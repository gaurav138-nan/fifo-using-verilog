==> flow/design.v <==
`timescale 1ps/ 1ps 
module sync_fifo(input [15:0] data_in,input rst_n,input wr,input rd,input clk,output fifo_full,output fifo_empty,output fifo_overflow,output fifo_underflow,output [15:0] data_out);
  wire[3:0] wptr,rptr;
  wire fifo_we,fifo_rd;
  wr_pointer top1(wr,clk,rst_n,fifo_full,wptr,fifo_we);  
  rd_pointer top2(rd,clk,rst_n,fifo_empty,rptr,fifo_rd);  
  fifo_memory top3(clk, rptr, wptr,data_in,data_out,fifo_we);  
  status top4(wr, rd, fifo_we, fifo_rd, clk, rst_n, wptr, rptr, fifo_empty, fifo_full,fifo_underflow,fifo_overflow);
endmodule 
module fifo_memory(input clk,input [3:0] rptr,input [3:0] wptr,input [15:0] din,output wire [15:0] dout,input fifo_we);
  reg [15:0] temp[7:0];
  always @(posedge clk)
    begin
      if(fifo_we) 
        temp[wptr[2:0]]<=din; 
     end
  assign dout=temp[rptr[2:0]]; 
endmodule
module rd_pointer(input rd,input clk,input rst_n,input empty,output reg [3:0] rptr,output fifo_rd);
 assign fifo_rd=(rd & ~empty);
  always @(posedge clk or negedge rst_n)
     begin
       if(~rst_n)
          rptr<={4{1'b0}};
       else if(fifo_rd)
          rptr<=rptr+ 4'b0001;
       else
          rptr<=rptr;
     end 
endmodule 
module wr_pointer(input wr,input clk,input rst_n,input full,output reg [3:0] wptr,output fifo_we);
 assign fifo_we=(wr & ~full);
  always @(posedge clk or negedge rst_n)
     begin
       if(~rst_n)
          wptr<={4{1'b0}};
       else if(fifo_we)
          wptr<=wptr+ 4'b0001;
       else
          wptr<=wptr;
     end 
endmodule 
module status(input wr,input rd,input fifo_we,input fifo_rd,input clk,input rst_n,input [3:0] wptr,input [3:0] rptr,output empty,output full,output reg underflow,output reg overflow);
 assign empty=(wptr==rptr); 
 assign full =({~wptr[3],wptr[2:0]}==rptr[3:0]);  
 wire over,under;
 assign over = wr & full; 
 assign under =empty & rd;  
 always @(posedge clk or negedge rst_n) 
    begin
    if(~rst_n)
      overflow<=0;
    else if(over && ~fifo_rd)
      overflow<=1;
    else if(fifo_rd)
      overflow<=0;
    else
       overflow<=overflow;
    end 
always @(posedge clk or negedge rst_n) 
    begin
    if(~rst_n)
      underflow<=0;
    else if(under && ~fifo_we)
      underflow<=1;
    else if(fifo_we)
      underflow<=0;
    else
       underflow<=underflow;
    end 
endmodule 
* Reports on sync_fifo
The steps from the RTL of sync_fifo to its reports follow in flow order. Lines are those of the file above, counted from 1. The mark - stands for no value.
Design: top module sync_fifo, clock clk, cell library sky130hd, timing corner tt_025C_1v80

* Word level
Yosys after proc, flatten, opt, wreduce and memory -nomap, before mapping. Memory bits, and registers merged into a memory's read port (data or address), are not among the register bits. Print and check cells are not counted. Equal cells are merged and count once. Yosys's memory passes give these memory sizes; they may raise the number of words (mostly to a power of two), join words into wider ones and drop unused or constant bits.
Word-level totals: register bits after elaboration 10, memory bits (writable) 128, memories kept 1, bits of input ports 20, output and inout port bits 20, cells after elaboration 29
Memories:
- top3.temp | words 8, bits a word 16, rd ports 1, wr ports 1, RTL line 11 | reg [15:0] temp[7:0];
Cells by class: $add $sub $neg 2, equality and inequality tests 2, mux-type cells 7, bitwise logic cells 9, reduce/logical cells 4
Operators with widths (number):
- two-way mux 16 bit | 1
- adder 4 x 1 -> 4 bit (second input constant) | 2
- equality test 4 bit | 2
- NOT 1 bit | 5
- two-way mux 1 bit | 5
- AND 1 bit | 4
- nonzero test 2 bit | 2
- two-way mux 3 bit | 1
- logical AND 1 bit | 2

* Logic depth
Longest topological path by Yosys (ltp), each cell counted once; first at word level (registers and memories cut), then after technology mapping (sequential cells cut; the memories' decode and read muxes count).
Depth: depth in word-level cells 7, ABC_AREA 0, gate-level depth with buffers 6, mapped depth without buffers 4

* Synthesis result
Source: synth_stat.txt of the flow (Yosys; design flattened, memories mapped). It holds for the ABC_AREA given above (unset counts as 0); a run with the other value may have another netlist.
Cell types:
- sky130_fd_sc_hd__edfxtp_1 | number 128, total area 3.84E+03 um^2
- sky130_fd_sc_hd__mux4_2 | number 32, total area 720.691 um^2
- sky130_fd_sc_hd__dfrtp_1 | number 10, total area 250.24 um^2
- sky130_fd_sc_hd__mux2_2 | number 17, total area 191.434 um^2
- sky130_fd_sc_hd__buf_6 | number 5, total area 56.304 um^2
- sky130_fd_sc_hd__xor2_2 | number 2, total area 32.531 um^2
- sky130_fd_sc_hd__xor2_4 | number 1, total area 27.526 um^2
- sky130_fd_sc_hd__nand2_1 | number 7, total area 26.275 um^2
- sky130_fd_sc_hd__xnor2_1 | number 3, total area 26.275 um^2
- sky130_fd_sc_hd__buf_2 | number 5, total area 25.024 um^2
- sky130_fd_sc_hd__ha_1 | number 2, total area 25.024 um^2
- sky130_fd_sc_hd__nor3_1 | number 5, total area 25.024 um^2
- sky130_fd_sc_hd__nor4b_4 | number 1, total area 23.773 um^2
- sky130_fd_sc_hd__nand2b_1 | number 3, total area 18.768 um^2
- sky130_fd_sc_hd__nor4_1 | number 3, total area 18.768 um^2
- sky130_fd_sc_hd__xor2_1 | number 2, total area 17.517 um^2
- sky130_fd_sc_hd__nand4_1 | number 2, total area 12.512 um^2
- sky130_fd_sc_hd__nor4_2 | number 1, total area 12.512 um^2
Other cell types: 15; their cells: 19.
Mapped netlist: cells in the netlist 248, cell area after synthesis 0.0054665 mm^2, sequential part of the area 0.0040939 mm^2, flip-flop cells 138
The figures by module come from a second, unflattened synthesis with its own total; it is not the netlist above.
Unflattened totals: cell total of the unflattened synthesis 240, area total of the unflattened synthesis 0.0054865 mm^2
Each row is one instance without its submodules.
Modules:
- fifo_memory | times used 1, cells 198, area 0.0049735 mm^2, seq. area 0.0038437 mm^2
- rd_pointer | times used 1, cells 13, area 0.0001814 mm^2, seq. area 0.0001001 mm^2
- wr_pointer | times used 1, cells 13, area 0.0001814 mm^2, seq. area 0.0001001 mm^2
- status | times used 1, cells 16, area 0.0001501 mm^2, seq. area 0.00005 mm^2
- sync_fifo | times used 1, cells 0, area 0 mm^2, seq. area 0 mm^2

* Path before layout
Source: OpenSTA report_checks on the synthesized netlist (no wires, ideal clock, input and output delay 20% of the period each), path of least setup slack; recovery checks are left aside. Register names are those of the netlist, which keeps one name where synthesis merged equal registers.
Path after synthesis: path kind reg2reg, start register top2.rptr[0], end memory top3.temp[5][0], clock period 4.18 ns, setup time 0.436 ns, time at the first pin 0.000 ns, arrival 2.830 ns, data required time 3.744 ns, slack 0.914 ns, delay of the path 3.266 ns, stages 6, buffers on the path 2, period reached after synthesis 3.266 ns
"delay of the path" is the arrival time less input delay plus setup time. "stages" counts driving pins, that of a launching flip-flop among them; a cell with two outputs on the path counts twice. "period reached after synthesis" is the clock period less the worst setup slack; recovery checks do not enter. This is arithmetic on one report: input and output delays are still those of the set period (20% each). Between the ends stands the longest chain of elaborated cells between them, by number of cells; it is not shown to be the way that was timed. Of several equally long chains one is given. Each line given opens the expression or statement behind the cell; cells for indexed reads and writes are added by Yosys, which also makes memories of some case tables. A register here has more assigning lines than the two given. Only ways into the end's enable, where the timed path ends, are counted here.
Between the ends, after synthesis: path through sky130_fd_sc_hd__dfrtp_1 -> sky130_fd_sc_hd__buf_6 -> sky130_fd_sc_hd__xor2_2 -> sky130_fd_sc_hd__nor4_2 -> sky130_fd_sc_hd__buf_2 -> sky130_fd_sc_hd__nor4b_1, length of the longest elaborated chain 4, elaborated cells on any way between the ends 5, classes of those cells eq/ne: 1; mux: 2; logic: 2
RTL lines, path after synthesis:
- from (decl) | RTL line 19 | module rd_pointer(input rd,input clk,input rst_n,input empty,output reg [3:0] rptr,output fifo_rd);
- from (assign) | RTL line 26 | rptr<=rptr+ 4'b0001;
- from (assign) | RTL line 28 | rptr<=rptr;
- equality test 4 bit | RTL line 45 | assign full =({~wptr[3],wptr[2:0]}==rptr[3:0]);
- NOT 1 bit | RTL line 32 | assign fifo_we=(wr & ~full);
- AND 1 bit | RTL line 32
- two-way mux 3 bit | RTL line 14 | if(fifo_we)
- to (decl) | RTL line 11 | reg [15:0] temp[7:0];

* Path in the finished layout
Path of least setup slack in the final report of job 1 (OpenROAD, finished layout, wires in). Where an end is a register, its clock arrival counts in the times.
Path after layout: path kind reg2out, start register top2.rptr[0], end output port data_out[12], clock period 3.1 ns, external output delay 0.62 ns, time at the first pin 0.40 ns, arrival 2.38 ns, data required time 2.48 ns, slack 0.10 ns, stages 6, buffers on the path 3
Between the ends stands the longest chain of elaborated cells between them, by number of cells; it is not shown to be the way that was timed. Of several equally long chains one is given. The chain passes a memory read, where the word-level depth is cut; so it can be longer than that depth. A register here has more assigning lines than the two given.
Between the ends, after layout: path through sky130_fd_sc_hd__dfrtp_1 -> sky130_fd_sc_hd__buf_12 -> sky130_fd_sc_hd__buf_12 -> sky130_fd_sc_hd__mux4_2 -> sky130_fd_sc_hd__mux2_2 -> sky130_fd_sc_hd__clkdlybuf4s50_1, length of the longest elaborated chain 1, elaborated cells on any way between the ends 1, classes of those cells memory: 1
RTL lines, path after layout:
- from (decl) | RTL line 19 | module rd_pointer(input rd,input clk,input rst_n,input empty,output reg [3:0] rptr,output fifo_rd);
- from (assign) | RTL line 26 | rptr<=rptr+ 4'b0001;
- from (assign) | RTL line 28 | rptr<=rptr;
- memory read (8 x 16 bit) | RTL line 11 | reg [15:0] temp[7:0];
- to (decl) | RTL line 2 | module sync_fifo(input [15:0] data_in,input rst_n,input wr,input rd,input clk,output fifo_full,output fifo_emp ...

==> results <==
Below are 2 stored runs of the flow (Yosys, OpenROAD; platform sky130hd) on sync_fifo, each with its settings and what was measured, unordered. Constraints: input delay and output delay 20% of the set period each, output load 0.01 pF.
By "power" is meant OpenSTA's value without simulated activity: inputs other than the clock are taken to toggle once in ten clock periods, and the tool carries that through the logic.
[job 1] settings: period_ns=3.1, CORE_UTILIZATION=48, PLACE_DENSITY=0.57, CORE_ASPECT_RATIO=1.09, CELL_PAD_IN_SITES_GLOBAL_PLACEMENT=1, GPL_TIMING_DRIVEN=0, GPL_ROUTABILITY_DRIVEN=0, CAP_MARGIN=20, CORE_MARGIN=2, SLEW_MARGIN=20
[job 1] result: chip area after synthesis (Yosys) 0.0054665 mm^2, die area 0.0122588 mm^2, standard-cell area of the final layout 0.0068553 mm^2, utilization 62.0%, worst setup slack after layout 0.098 ns, total negative slack 0.000 ns, power 0.006839 W
[job 2] settings: period_ns=2.07, CORE_UTILIZATION=24, SETUP_SLACK_MARGIN=-0.04, PLACE_DENSITY_LB_ADDON=0.01, CORE_ASPECT_RATIO=1.44, CORE_MARGIN=6, CELL_PAD_IN_SITES_DETAIL_PLACEMENT=1, TNS_END_PERCENT=65, MAX_ROUTING_LAYER=met5, CAP_MARGIN=20, SLEW_MARGIN=20
[job 2] result: chip area after synthesis (Yosys) 0.0054665 mm^2, die area 0.0266031 mm^2, standard-cell area of the final layout 0.0076649 mm^2, utilization 34.6%, worst setup slack after layout -0.363 ns, total negative slack -24.765 ns, power 0.012041 W
